==> flow/design.v <==
`timescale 1ns / 1ps
module QSPI_slave
#(
parameter   data_width    =   8               ,
parameter   addr_width    =   32              ,
parameter   dummy         =   4               
)
(
input                                  I_qspi_clk          , 
input                                  I_qspi_cs           ,
inout                                  IO_qspi_io0         , 
inout                                  IO_qspi_io1         , 
inout                                  IO_qspi_io2         , 
inout                                  IO_qspi_io3         , 
output        [addr_width-1:0]         o_addr              ,
output        [data_width-1:0]         o_data              ,
input         [data_width-1:0]         i_data              ,
output                                 o_valid             ,
output                                 i_valid             
);
localparam   INS_QPage_Program =   8'b00110010  ;  
localparam   INS_FRead_Quad    =   8'b01101011  ;  
reg         [addr_width-1:0]         R_o_addr           ;
reg         [data_width-1:0]         R_o_data           ;
reg                                  R_o_valid          ;
reg                                  R_i_valid          ;   
assign o_addr  = R_o_addr;
assign o_data  = {R_o_data[7:4],IO_qspi_io3,IO_qspi_io2,IO_qspi_io1,IO_qspi_io0};
assign o_valid = R_o_valid;
assign i_valid = R_i_valid;
reg         R_qspi_io0          ;
reg         R_qspi_io1          ;
reg         R_qspi_io2          ;
reg         R_qspi_io3          ;          
reg         R_qspi_io0_out_en   ;
reg         R_qspi_io1_out_en   ;
reg         R_qspi_io2_out_en   ;
reg         R_qspi_io3_out_en   ;
assign IO_qspi_io0     =   R_qspi_io0_out_en ? R_qspi_io0 :1'bz;                
assign IO_qspi_io1     =   R_qspi_io1_out_en ? R_qspi_io1 :1'bz;                
assign IO_qspi_io2     =   R_qspi_io2_out_en ? R_qspi_io2 :1'bz ;                
assign IO_qspi_io3     =   R_qspi_io3_out_en ? R_qspi_io3 :1'bz ;
reg     [7:0]   count;
always @(posedge I_qspi_clk or posedge I_qspi_cs)
begin
    if (I_qspi_cs) begin
        count <= 0;
    end
    else 
    begin
        count <= count + 1;
    end
end
reg [7:0] R_INS;
always @(posedge I_qspi_clk or posedge I_qspi_cs)
begin
    if (I_qspi_cs) begin
        R_INS <= 0;
    end
    else 
    begin
        if (count < 8) 
        begin
            R_INS[7-count] <= IO_qspi_io0;
        end
    end
end
always @(posedge I_qspi_clk or posedge I_qspi_cs)
begin
    if (I_qspi_cs) begin
        R_qspi_io0_out_en <= 0;
        R_qspi_io1_out_en <= 0;
        R_qspi_io2_out_en <= 0;
        R_qspi_io3_out_en <= 0;
    end
    else 
    begin
        if ((R_INS == INS_FRead_Quad )&&(count >= 19 ))
        begin
        R_qspi_io0_out_en <= 1;
        R_qspi_io1_out_en <= 1;
        R_qspi_io2_out_en <= 1;
        R_qspi_io3_out_en <= 1;
        end
        else
        begin
        R_qspi_io0_out_en <= 0;
        R_qspi_io1_out_en <= 0;
        R_qspi_io2_out_en <= 0;
        R_qspi_io3_out_en <= 0;
        end
    end
end
reg [addr_width-1:0] addr;
always @(posedge I_qspi_clk or posedge I_qspi_cs)
begin
    if (I_qspi_cs) 
        addr <= 0;
    else 
    begin 
        if ((count >= 8 )&&(count <= 15 ))
        begin
            addr[31:28] <= addr[27:24];
            addr[27:24] <= addr[24:20];
            addr[23:20] <= addr[19:16];
            addr[19:16] <= addr[15:12];
            addr[15:12] <= addr[11:8];
            addr[11:8]  <= addr[7:4];
            addr[7:4]   <= addr[3:0];
            addr[3:0]   <= {IO_qspi_io3,IO_qspi_io2,IO_qspi_io1,IO_qspi_io0};
        end
    end
end
reg addr_add;
always @(posedge I_qspi_clk or posedge I_qspi_cs)
begin
    if (I_qspi_cs) 
        addr_add <= 0;
    else 
    begin 
        if ((R_INS == INS_FRead_Quad )&&(count >= 17 ))
            addr_add <= !addr_add;
        else if ((R_INS == INS_QPage_Program )&&(count >= 20 ))
            addr_add <= !addr_add;
        else
            addr_add <= 0;
    end
end
always @(posedge I_qspi_clk or posedge I_qspi_cs)
begin
    if (I_qspi_cs) 
        R_o_addr <= 0;
    else 
    begin 
        if (count == 15 )
            R_o_addr <= {addr[27:0],IO_qspi_io3,IO_qspi_io2,IO_qspi_io1,IO_qspi_io0};
        else if ((count >= 18 )&&(addr_add))
            R_o_addr <= R_o_addr + 1;
    end
end
reg Write_HL;
always @(posedge I_qspi_clk or posedge I_qspi_cs)
begin
    if (I_qspi_cs) 
        Write_HL <= 0;
    else 
    begin 
        if ((R_INS == INS_QPage_Program )&&(count >= 20 ))
            Write_HL <= !Write_HL;
        else
            Write_HL <= 0;
    end
end
always @(negedge I_qspi_clk or posedge I_qspi_cs)
begin
    if (I_qspi_cs ) 
        R_o_valid <= 0;
    else 
    begin 
        if ((R_INS == INS_QPage_Program )&&(count >= 21 ))
            R_o_valid <= !R_o_valid;
        else
            R_o_valid <= 0; 
    end
end
always @(posedge I_qspi_clk or posedge I_qspi_cs)
begin
    if (I_qspi_cs) 
        R_o_data[7:0] <= 0;
    else 
    begin 
        if ((R_INS == INS_QPage_Program )&&(count >= 20 ))
        begin
            if (Write_HL)
                R_o_data[3:0] <= {IO_qspi_io3,IO_qspi_io2,IO_qspi_io1,IO_qspi_io0} ;
            else
                R_o_data[7:4] <= {IO_qspi_io3,IO_qspi_io2,IO_qspi_io1,IO_qspi_io0} ;
        end
        else
            R_o_data[7:0] <= 0;
    end
end
reg Read_HL;
always @(posedge I_qspi_clk or posedge I_qspi_cs)
begin
    if (I_qspi_cs) 
    begin
        Read_HL <= 0;
    end
    else 
    begin 
        if ((R_INS == INS_FRead_Quad )&&(count >= 19 ))
            Read_HL <= !Read_HL;
        else
            Read_HL <= 0;
    end
end
always @(posedge I_qspi_clk or posedge I_qspi_cs)
begin
    if (I_qspi_cs) 
    begin
        R_qspi_io0 <= 0;
        R_qspi_io1 <= 0;
        R_qspi_io2 <= 0;
        R_qspi_io3 <= 0;
    end
    else 
    begin 
        if ((R_INS == INS_FRead_Quad )&&(count >= 19 ))
            if (Read_HL)
            begin
                R_qspi_io0 <= i_data[0];
                R_qspi_io1 <= i_data[1];
                R_qspi_io2 <= i_data[2];
                R_qspi_io3 <= i_data[3];
            end
            else
            begin
                R_qspi_io0 <= i_data[4];
                R_qspi_io1 <= i_data[5];
                R_qspi_io2 <= i_data[6];
                R_qspi_io3 <= i_data[7];
            end
        else
        begin
            R_qspi_io0 <= 0;
            R_qspi_io1 <= 0;
            R_qspi_io2 <= 0;
            R_qspi_io3 <= 0;
        end
    end
end
always @(posedge I_qspi_clk or posedge I_qspi_cs)
begin
    if (I_qspi_cs) 
    begin
        R_i_valid <= 0;
    end
    else 
    begin 
        if ((R_INS == INS_FRead_Quad )&&(count >= 18 )&&(count < 82))
            R_i_valid <= !R_i_valid; 
        else
            R_i_valid <= 0;
    end
end
endmodule
* Reports on QSPI_slave
The steps from the RTL of QSPI_slave to its reports follow in flow order.
Lines are those of the file above, counted from 1.
Cell names lack the library's common part.
A cell with - has no value.
- Top module :: QSPI_slave
- Clock :: I_qspi_clk
- Library :: sky130hd
- Timing corner :: tt_025C_1v80

* Word level
Yosys after proc, flatten, opt, wreduce and memory -nomap, before mapping. Memory bits, and registers merged into a memory's read port (data or address), are not among the register bits. Print and check cells are not counted. Equal cells are merged and count once.
- Register bits after elaboration :: 90
- Input port bits :: 10
- Output and inout port bits :: 46
- Word-level cells :: 80
- Add/subtract/negate cells :: 4
- Magnitude comparators :: 9
- Equal/unequal tests :: 4
- Shifts and indexed selects :: 2
- Muxes and demuxes :: 23
- Bitwise logic cells :: 3
- Reduce/logical cells :: 14
** Operator list (number)
- 32-bit two-way mux :: 2
- 8-bit by 5-bit greater-or-equal comparator with 1-bit output (second input constant) :: 5
- 1-bit by 33-bit variable shift with 8-bit output :: 1
- 1-bit by 33-bit variable shift with 8-bit output (first input constant) :: 1
- 32-bit negation with 33-bit output :: 1
- 32-bit by 1-bit adder with 32-bit output (second input constant) :: 1
- 1-bit two-way mux :: 19
- 3-bit by 8-bit subtractor with 9-bit output (first input constant) :: 1
- 1-bit logical AND :: 8
- 8-bit by 1-bit adder with 8-bit output (second input constant) :: 1
- 8-bit by 4-bit greater-or-equal comparator with 1-bit output (second input constant) :: 1
- 8-bit by 4-bit less-or-equal comparator with 1-bit output (second input constant) :: 1
- 8-bit by 4-bit less-than comparator with 1-bit output (second input constant) :: 1
- 8-bit by 4-bit equality test with 1-bit output (second input constant) :: 1
- 8-bit by 6-bit equality test with 1-bit output (second input constant) :: 1
- 8-bit by 7-bit less-than comparator with 1-bit output (second input constant) :: 1
- 8-bit by 7-bit equality test with 1-bit output (second input constant) :: 1
- 8-bit bitwise AND :: 1
- 8-bit bitwise OR :: 1
- 8-bit NOT :: 1
- 4-bit two-way mux :: 2
- 1-bit zero test :: 5
- 2-bit inequality test (second input constant) :: 1
- 2-bit nonzero test :: 1

* Depth
Yosys ltp: most cells in a row. Word level: on the elaborated netlist, between registers, memories and ports. Mapped: between sequential cells and ports; inverters and the memories' decode and read muxes count.
- Depth after elaboration :: 6
- ABC_AREA :: 1
- Mapped depth :: 23
- Depth with buffers taken out :: 23

* Netlist
Yosys stat after the flow's synthesis: flattened, memories mapped to cells. It holds for the ABC_AREA given above (unset counts as 0); a run with the other value may have another netlist.
Totals and module areas in this step are rounded.
** Cell types
- dfrtp_1 :: number 88, total area 2.2E+03 um^2
- nand2_1 :: number 173, total area 649.373 um^2
- inv_1 :: number 69, total area 258.998 um^2
- xor2_1 :: number 27, total area 236.477 um^2
- ha_1 :: number 18, total area 225.216 um^2
- nor2_1 :: number 57, total area 213.955 um^2
- nand3_1 :: number 28, total area 140.134 um^2
- o21ai_0 :: number 27, total area 135.13 um^2
- nand4_1 :: number 19, total area 118.864 um^2
- nor3_1 :: number 20, total area 100.096 um^2
- o211ai_1 :: number 13, total area 97.594 um^2
- nor2_4 :: number 7, total area 78.826 um^2
- o221ai_1 :: number 9, total area 78.826 um^2
- a21oi_1 :: number 13, total area 65.062 um^2
- nand2_2 :: number 8, total area 50.048 um^2
- buf_4 :: number 6, total area 45.043 um^2
- inv_2 :: number 12, total area 45.043 um^2
- nand2_4 :: number 4, total area 45.043 um^2
Not listed: further types 26, cells in them 65.
- Mapped cells :: 663
- Chip area (Yosys) :: 5300 um^2
- Area of sequential cells :: 2230 um^2
- Flip-flop cells :: 89
- Buffers :: 19

==> results <==
Measured data: module QSPI_slave, platform sky130hd, 2 stored runs of the flow under differing settings, order arbitrary. Input and output delays are each 20% of the period that was set; the output load is 0.01 pF.
The measured numbers are rounded.

* Flow run 1
** Files
==> flow/run.sh <==
#!/bin/bash
# the make line also repeats the synthesis and layout settings of config.mk as NAME=value (left out here)
make -C /OpenROAD-flow-scripts/flow DESIGN_CONFIG=/design/flow/config.mk WORK_HOME=/design/flow/orfs CLKGATE_MAP_FILE= finish
==> flow/config.mk <==
export PLATFORM = sky130hd
export DESIGN_NAME = QSPI_slave
export DESIGN_NICKNAME = QSPI_slave
export VERILOG_FILES = /design/flow/design.v
export SDC_FILE = /design/flow/constraint.sdc
export NUM_CORES = 4
export LEC_CHECK = 0
export ABC_AREA = 1
export CAP_MARGIN = 40
export CELL_PAD_IN_SITES_DETAIL_PLACEMENT = 2
export CELL_PAD_IN_SITES_GLOBAL_PLACEMENT = 2
export CORE_MARGIN = 2
export CORE_UTILIZATION = 71
export GPL_TIMING_DRIVEN = 1
export MAX_ROUTING_LAYER = met5
export PLACE_DENSITY_LB_ADDON = 0.26
export SETUP_SLACK_MARGIN = 0.16
export SLEW_MARGIN = 20
==> flow/constraint.sdc <==
create_clock -name core_clock -period 3.49 [get_ports {I_qspi_clk}]
set_input_delay 0.6980 -clock core_clock [delete_from_list [all_inputs] [get_ports {I_qspi_clk}]]
set_output_delay 0.6980 -clock core_clock [all_outputs]
set_load 0.01 [all_outputs]
** Results
Not finished: placement ended with error FLW-0024.

* Flow run 2
** Files
==> flow/run.sh <==
#!/bin/bash
# the make line also repeats the synthesis and layout settings of config.mk as NAME=value (left out here)
make -C /OpenROAD-flow-scripts/flow DESIGN_CONFIG=/design/flow/config.mk WORK_HOME=/design/flow/orfs CLKGATE_MAP_FILE= finish
==> flow/config.mk <==
export PLATFORM = sky130hd
export DESIGN_NAME = QSPI_slave
export DESIGN_NICKNAME = QSPI_slave
export VERILOG_FILES = /design/flow/design.v
export SDC_FILE = /design/flow/constraint.sdc
export NUM_CORES = 4
export LEC_CHECK = 0
export CAP_MARGIN = 20
export CORE_MARGIN = 2
export CORE_UTILIZATION = 40
export SLEW_MARGIN = 20
==> flow/constraint.sdc <==
create_clock -name core_clock -period 4.33 [get_ports {I_qspi_clk}]
set_input_delay 0.8660 -clock core_clock [delete_from_list [all_inputs] [get_ports {I_qspi_clk}]]
set_output_delay 0.8660 -clock core_clock [all_outputs]
set_load 0.01 [all_outputs]
** Results
- Setup TNS :: 0 ps
- Chip area in the Yosys report :: 4820 um^2
- Utilization :: 0.481
- Post-route worst hold slack :: 469 ps
- Die size :: 12900 um^2
- Area of the standard cells in the finished layout :: 5710 um^2
- Worst slack on setup checks :: 281 ps
